==> flow/design.v <==
module RX #(parameter N = 8, parameter SAMPLE_RATE = 16)
(
    input logic clk, reset, ready_clr, rx_en,
    input logic rx_in,
    output logic ready,
    output logic [N-1:0] rx_out
);
logic [N-1:0] data_temp;
logic [3:0] sample_counter;
logic [3:0] index;
logic rx_sync_temp, rx_sync;
typedef enum logic [1:0] {IDLE, START, DATA, STOP} state_t;
state_t state;
always_ff @(posedge clk) begin
    if (reset) begin
        state <= IDLE;
        rx_out <= 0;
        ready <= 0;
        rx_sync_temp <= 1'b1;
        rx_sync <= 1'b1;
    end
    else begin
        rx_sync_temp <= rx_in;
        rx_sync <= rx_sync_temp;
        if (ready_clr) ready <= 1'b0;
        case(state)
            IDLE: begin
                index <= 0;
                sample_counter <= 0;
                if (!rx_sync) state <= START;
            end
            START: begin
                if (rx_en) begin           
                    if (sample_counter == SAMPLE_RATE/2 - 1) begin
                        if (rx_sync) state <= IDLE;
                        else sample_counter <= sample_counter + 1;
                    end
                    else if (sample_counter == SAMPLE_RATE - 1) begin
                        index <= 0;
                        sample_counter <= 0;
                        state <= DATA;
                    end
                    else sample_counter <= sample_counter + 1;
                end
            end
            DATA: begin
                if (rx_en) begin          
                    if (sample_counter == SAMPLE_RATE/2 - 1) begin 
                        data_temp[index] <= rx_sync;
                        sample_counter <= sample_counter + 1;
                    end
                    else if (sample_counter == SAMPLE_RATE - 1) begin 
                        sample_counter <= 0;
                        if (index == N-1) state <= STOP;
                        else index <= index + 1;
                    end
                    else sample_counter <= sample_counter + 1;
                end
            end
            STOP: begin
                if (rx_en) begin
                    if (sample_counter == SAMPLE_RATE/2 - 1) begin
                        if (rx_sync) begin
                            ready <= 1'b1;
                            rx_out <= data_temp;
                            sample_counter <= sample_counter + 1;
                        end
                        else sample_counter <= sample_counter + 1;
                    end
                    else if (sample_counter == SAMPLE_RATE - 1) begin
                        sample_counter <= 0;
                        state <= IDLE;
                    end
                    else sample_counter <= sample_counter + 1;
                end
            end
            default: state <= IDLE;
        endcase
    end
end
endmodule
module TX #(parameter N = 8)(
    input logic clk, reset, tx_en, write_en,
    input logic [N-1:0] tx_in,
    output logic tx_out, busy
);
logic [N-1:0] data_temp;
logic [3:0] index;
typedef enum logic [1:0] {IDLE, START, DATA, STOP} state_t;
state_t state;
always_ff @(posedge clk) begin
    if (reset) begin 
        state <= IDLE;
        tx_out <= 1'b1;
    end
    else begin
        case(state)
            IDLE: begin
                tx_out <= 1'b1;
                if (write_en) begin
                    state <= START;
                    index <= 3'b0;
                    data_temp <= tx_in;
                end
            end
            START: begin
                tx_out <= 1'b0;
                if (tx_en) begin
                    state <= DATA;
                    index <= 0;
                end
            end
            DATA: begin
                tx_out <= data_temp[index];
                if (tx_en) begin
                    if (index == N-1) state <= STOP;
                    else index <= index + 1'b1;
                end
            end
            STOP: begin
                tx_out <= 1'b1;
                if (tx_en) state <= IDLE;
            end
            default: state <= IDLE;
        endcase
    end
end
assign busy = (state != IDLE);
endmodule
module UART #(parameter N = 8)
(
    input  logic clk, reset, write_en, ready_clr, rx_in,              
    input  logic [N-1:0] tx_in,
    output logic tx_out, ready, busy, 
    output logic [N-1:0] rx_out       
);
    logic tx_en; 
    logic rx_en;
    baud_rate_gen baud_rate_gen_module(
        .reset(reset),
        .clk(clk),
        .tx_en(tx_en), 
        .rx_en(rx_en)  
    );
    RX RX_module(
        .clk(clk),
        .reset(reset),
        .rx_en(rx_en), 
        .rx_in(rx_in),        
        .ready_clr(ready_clr),    
        .ready(ready),        
        .rx_out(rx_out)         
    );
    TX TX_module(
        .clk(clk),
        .reset(reset),
        .tx_en(tx_en), 
        .write_en(write_en),
        .tx_in(tx_in),
        .tx_out(tx_out),
        .busy(busy)   
    );
endmodule
module baud_rate_gen #(parameter BIT_CYCLE = 434, parameter SAMPLE_RATE = 16)
(
    input logic clk, reset,
    output logic tx_en, rx_en
);
logic [9:0] tx_counter;
logic [5:0] rx_counter;
always_ff @(posedge clk) begin
    if (reset) begin
        tx_counter <= 0;
        rx_counter <= 0;
        tx_en <= 0;
        rx_en <= 0;
    end
    else begin
        if (tx_counter == BIT_CYCLE - 1) begin
            tx_counter <= 0;
            tx_en <= 1'b1;
        end
        else begin
            tx_en <= 0;
            tx_counter <= tx_counter + 1'b1;
        end
        if (rx_counter == BIT_CYCLE/SAMPLE_RATE - 1) begin
            rx_counter <= 0;
            rx_en <= 1'b1;
        end
        else begin
            rx_en <= 0;
            rx_counter <= rx_counter + 1'b1;
        end
    end
end
endmodule
# Reports on UART
# Tool output for the design above, in the order of the flow.
# Line numbers count from 1 in the design file above.
# The mark n/a stands for no value.
[design]
top = "UART"
clk_port = "clk"
cell_library = "sky130hd"
corner = "tt_025C_1v80"

# Elaborated design
# Counts by Yosys on the flattened word-level netlist (proc, flatten, opt, wreduce; memories kept). Register bits leave out memories and registers merged into their read ports (data or address). Print and check cells are left out. Cells with the same type and inputs are merged into one.
[classes]
n_shift = 3
n_mux = 50
n_reduce_logical = 20
bitwise = 5
eq_ne = 35
n_addsub = 6
[ops]
columns = ["op", "count"]
rows = [
  ["4-bit 2-to-1 mux", 17],
  ["4-bit parallel mux with 3-bit select", 3],
  ["2-bit 2-to-1 mux", 17],
  ["2-bit != test (second input constant)", 13],
  ["8-bit 2-to-1 mux", 3],
  ["2-bit parallel mux with 4-bit select", 2],
  ["2-bit by 1-bit != test with 1-bit output (second input constant)", 7],
  ["12-bit AND reduction", 1],
  ["4-bit by 1-bit adder with 4-bit output (second input constant)", 3],
  ["4-bit by 3-bit equality test with 1-bit output (second input constant)", 3],
  ["6-bit AND reduction", 2],
  ["10-bit by 1-bit adder with 10-bit output (second input constant)", 1],
  ["10-bit by 9-bit equality test with 1-bit output (second input constant)", 1],
  ["9-bit AND reduction", 1],
  ["1-bit by 5-bit variable shift with 8-bit output", 1],
  ["1-bit by 5-bit variable shift with 8-bit output (first input constant)", 1],
  ["2-bit equality test (second input constant)", 4],
  ["2-bit OR reduction", 4],
  ["4-bit AND reduction", 2],
  ["4-bit nonzero test", 2],
  ["8-bit by 4-bit variable part select with 1-bit output", 1],
  ["8-bit AND", 1],
  ["8-bit OR", 1],
  ["8-bit inverter", 1],
  ["1-bit 2-to-1 mux", 7],
  ["3-bit nonzero test", 2],
  ["6-bit by 1-bit adder with 6-bit output (second input constant)", 1],
  ["6-bit by 5-bit equality test with 1-bit output (second input constant)", 1],
]
# Other operator kinds: 13; their cells: 16.
[word_totals]
register_bits = 62
in_bits = 13
wordCells = 135
output_inout_bits = 11

# Longest topological paths
# Depth = most cells in a row (Yosys ltp): at word level without a register or memory, in the mapped netlist without a sequential cell, where the memories' decode and read muxes count.
[depth]
word_depth = 8
abc_area = 0
ltp_mapped = 7
ltp_nobuf = 5

# Netlist
# Source: synth_stat.txt of the flow (Yosys; design flattened, memories mapped). It holds for the ABC_AREA given above (unset counts as 0); a run with the other value may have another netlist.
# The area totals of this step are shown rounded.
[synth_totals]
mapped_cells = 309
flip_flops = 64
synth_area_um2 = 3167
seq_area_um2 = 1561
n_buf = 16
[by_type]
columns = ["cell_type", "count", "type_area_um2"]
rows = [
  ["sky130_fd_sc_hd__edfxtp_1", 28, 840.806],
  ["sky130_fd_sc_hd__dfxtp_1", 36, 720.691],
  ["sky130_fd_sc_hd__ha_1", 17, 212.704],
  ["sky130_fd_sc_hd__o21ai_0", 22, 110.106],
  ["sky130_fd_sc_hd__a21oi_1", 18, 90.086],
  ["sky130_fd_sc_hd__nand3_1", 18, 90.086],
  ["sky130_fd_sc_hd__a211oi_1", 9, 67.565],
  ["sky130_fd_sc_hd__nor2_1", 18, 67.565],
  ["sky130_fd_sc_hd__inv_1", 17, 63.811],
  ["sky130_fd_sc_hd__xnor2_1", 6, 52.55],
  ["sky130_fd_sc_hd__mux2i_1", 5, 50.048],
  ["sky130_fd_sc_hd__o22ai_1", 8, 50.048],
  ["sky130_fd_sc_hd__clkbuf_1", 13, 48.797],
  ["sky130_fd_sc_hd__mux4_2", 2, 45.043],
  ["sky130_fd_sc_hd__xor2_1", 5, 43.792],
  ["sky130_fd_sc_hd__nand2_1", 11, 41.29],
  ["sky130_fd_sc_hd__nand2b_1", 6, 37.536],
  ["sky130_fd_sc_hd__or3_1", 6, 37.536],
]
# Not listed: further types 33, cells in them 64.
# By module: a second synthesis without flattening, with its own total; a netlist apart from the flattened one above.
[hier_totals]
cells_unflattened = 299
hier_area_um2 = 3204
# Rows give one instance, submodules left out.
[modules]
columns = ["mod", "n_inst", "cells", "mod_area_um2"]
rows = [
  ["RX", 1, 154, 1599],
  ["TX", 1, 64, 844.6],
  ["baud_rate_gen", 1, 81, 760.7],
  ["UART", 1, 0, 0.0],
]

# Worst setup path after synthesis
# OpenSTA on the mapped netlist: ideal clock, no wires. The path of least setup slack (recovery checks aside). Input and output delay are each 20% of the period. Register names are those of the netlist, which keeps one name where synthesis merged equal registers.
[synth_path]
path_type = "reg2reg"
from = "reg RX_module.index[0]"
to = "reg RX_module.data_temp[0]"
period_ps = 4320
delay_ps = 2218
launch_ps = 0
t_arrival_ps = 1958
path_stages = 7
path_slack_ps = 2102
path_buffers = 1
synth_period_reached_ps = 2218
# "delay_ps" is the arrival time less input delay plus setup time.
# "path_stages": output pins that drive a net of the path, with the launching flip-flop's if there is one; two outputs of one cell count as two.
# "synth_period_reached_ps" is the clock period less the worst setup slack; recovery checks do not enter. This is arithmetic on one report: input and output delays are still those of the set period (20% each).
# Between the ends stands the longest chain of elaborated cells between them, by number of cells; it is not shown to be the way that was timed. Of several equally long chains one is given.
# Each line given opens the expression or statement behind the cell; cells for indexed reads and writes are added by Yosys, which also makes memories of some case tables.
# At most two assigning lines are given for a register; there are more.
[synth_between]
path_cell_list = "sky130_fd_sc_hd__edfxtp_1 -> sky130_fd_sc_hd__clkbuf_1 -> sky130_fd_sc_hd__inv_1 -> sky130_fd_sc_hd__ha_1 -> sky130_fd_sc_hd__or3b_2 -> sky130_fd_sc_hd__nor4_1 -> sky130_fd_sc_hd__mux2_2"
elab_chain_cells = 8
cone_cells = 9
cone_lines = 4
[synth_rtl]
columns = ["item", "line", "source"]
rows = [
  ["from (decl)", 10, "logic [3:0] index;"],
  ["from (assign)", 28, "index <= 0;"],
  ["from (assign)", 55, "else index <= index + 1;"],
  ["4-bit negator with 5-bit output", 49, "data_temp[index] <= rx_sync;"],
  ["1-bit by 5-bit variable shift with 8-bit output", 49, ""],
  ["8-bit inverter", 49, ""],
  ["8-bit AND", 49, ""],
  ["8-bit OR", 49, ""],
  ["8-bit 2-to-1 mux", 48, "if (sample_counter == SAMPLE_RATE/2 - 1) begin"],
  ["8-bit 2-to-1 mux", 47, "if (rx_en) begin"],
  ["8-bit 2-to-1 mux", 26, "case(state)"],
  ["to (assign)", 49, ""],
  ["to (decl)", 8, "logic [N-1:0] data_temp;"],
]

# Timing after layout
# Path of least setup slack in the final report of record 1 (OpenROAD, finished layout, wires in). Where an end is a register, its clock arrival counts in the times.
# The report prints the path's times to 10 ps; the period is as set.
[layout_path]
path_type = "reg2reg"
from = "reg RX_module.index[0]"
to = "reg RX_module.data_temp[0]"
launch_ps = 340
path_stages = 6
period_ps = 3390
t_arrival_ps = 2610
path_buffers = 0
path_slack_ps = 870
# Between the ends stands the longest chain of elaborated cells between them, by number of cells; it is not shown to be the way that was timed. Of several equally long chains one is given.
# At most two assigning lines are given for a register; there are more.
[layout_between]
path_cell_list = "sky130_fd_sc_hd__edfxtp_1 -> sky130_fd_sc_hd__inv_1 -> sky130_fd_sc_hd__ha_1 -> sky130_fd_sc_hd__or3b_2 -> sky130_fd_sc_hd__nor4_1 -> sky130_fd_sc_hd__mux2_2"
elab_chain_cells = 8
cone_cells = 9
cone_lines = 4
[layout_rtl]
columns = ["item", "line", "source"]
rows = [
  ["from (decl)", 10, "logic [3:0] index;"],
  ["from (assign)", 28, "index <= 0;"],
  ["from (assign)", 55, "else index <= index + 1;"],
  ["4-bit negator with 5-bit output", 49, "data_temp[index] <= rx_sync;"],
  ["1-bit by 5-bit variable shift with 8-bit output", 49, ""],
  ["8-bit inverter", 49, ""],
  ["8-bit AND", 49, ""],
  ["8-bit OR", 49, ""],
  ["8-bit 2-to-1 mux", 48, "if (sample_counter == SAMPLE_RATE/2 - 1) begin"],
  ["8-bit 2-to-1 mux", 47, "if (rx_en) begin"],
  ["8-bit 2-to-1 mux", 26, "case(state)"],
  ["to (assign)", 49, ""],
  ["to (decl)", 8, "logic [N-1:0] data_temp;"],
]

# Design UART on sky130hd. What follows are 2 stored runs of the flow, each under its own settings; their order means nothing. The constraints put input and output delay at 20% of the set period each and load the outputs with 0.01 pF.
# "achievedPeriod_ps": clock period set for the run, less the worst setup slack. It is reckoned from that one timing run; input and output delays stay at 20% of the period that was set.
# By "worstPathTime_ps" is meant the share of the clock period that the worst setup path is allowed (20% is reserved at inputs, 20% at outputs), minus its slack. Clock arrival times at its registers enter into it.
# "power_uw" is the tool's figure for a default switching activity; nothing was simulated.
# "worstPathTime_ps" is given in steps of 10 ps.
# Measured values are rounded.

[[run]]
name = "record 1"
[run.settings]
period_ns = 3.39
CAP_MARGIN = 20
CORE_MARGIN = 2
CORE_UTILIZATION = 40
SLEW_MARGIN = 20
[run.results]
die_um2 = 8644
ys_area_um2 = 3167
worstPathTime_ps = 2520
worstPathKind = "reg2reg"
cell_area_final_um2 = 3666
achievedPeriod_ps = 2518
power_uw = 1906
worst_setup_slack_ps = 872

[[run]]
name = "record 2"
[run.settings]
period_ns = 3.83
CORE_UTILIZATION = 52
SETUP_SLACK_MARGIN = 0.32
PLACE_DENSITY = 0.51
HOLD_SLACK_MARGIN = 0.01
CORE_MARGIN = 4
TNS_END_PERCENT = 5
ABC_AREA = 0
GPL_TIMING_DRIVEN = 1
CTS_CLUSTER_SIZE = 29
CTS_CLUSTER_DIAMETER = 175
SLEW_MARGIN = 30
CAP_MARGIN = 20
[run.results]
die_um2 = 7403
ys_area_um2 = 3167
worstPathTime_ps = 2510
worstPathKind = "reg2reg"
cell_area_final_um2 = 3597
achievedPeriod_ps = 2510
power_uw = 1599
worst_setup_slack_ps = 1320
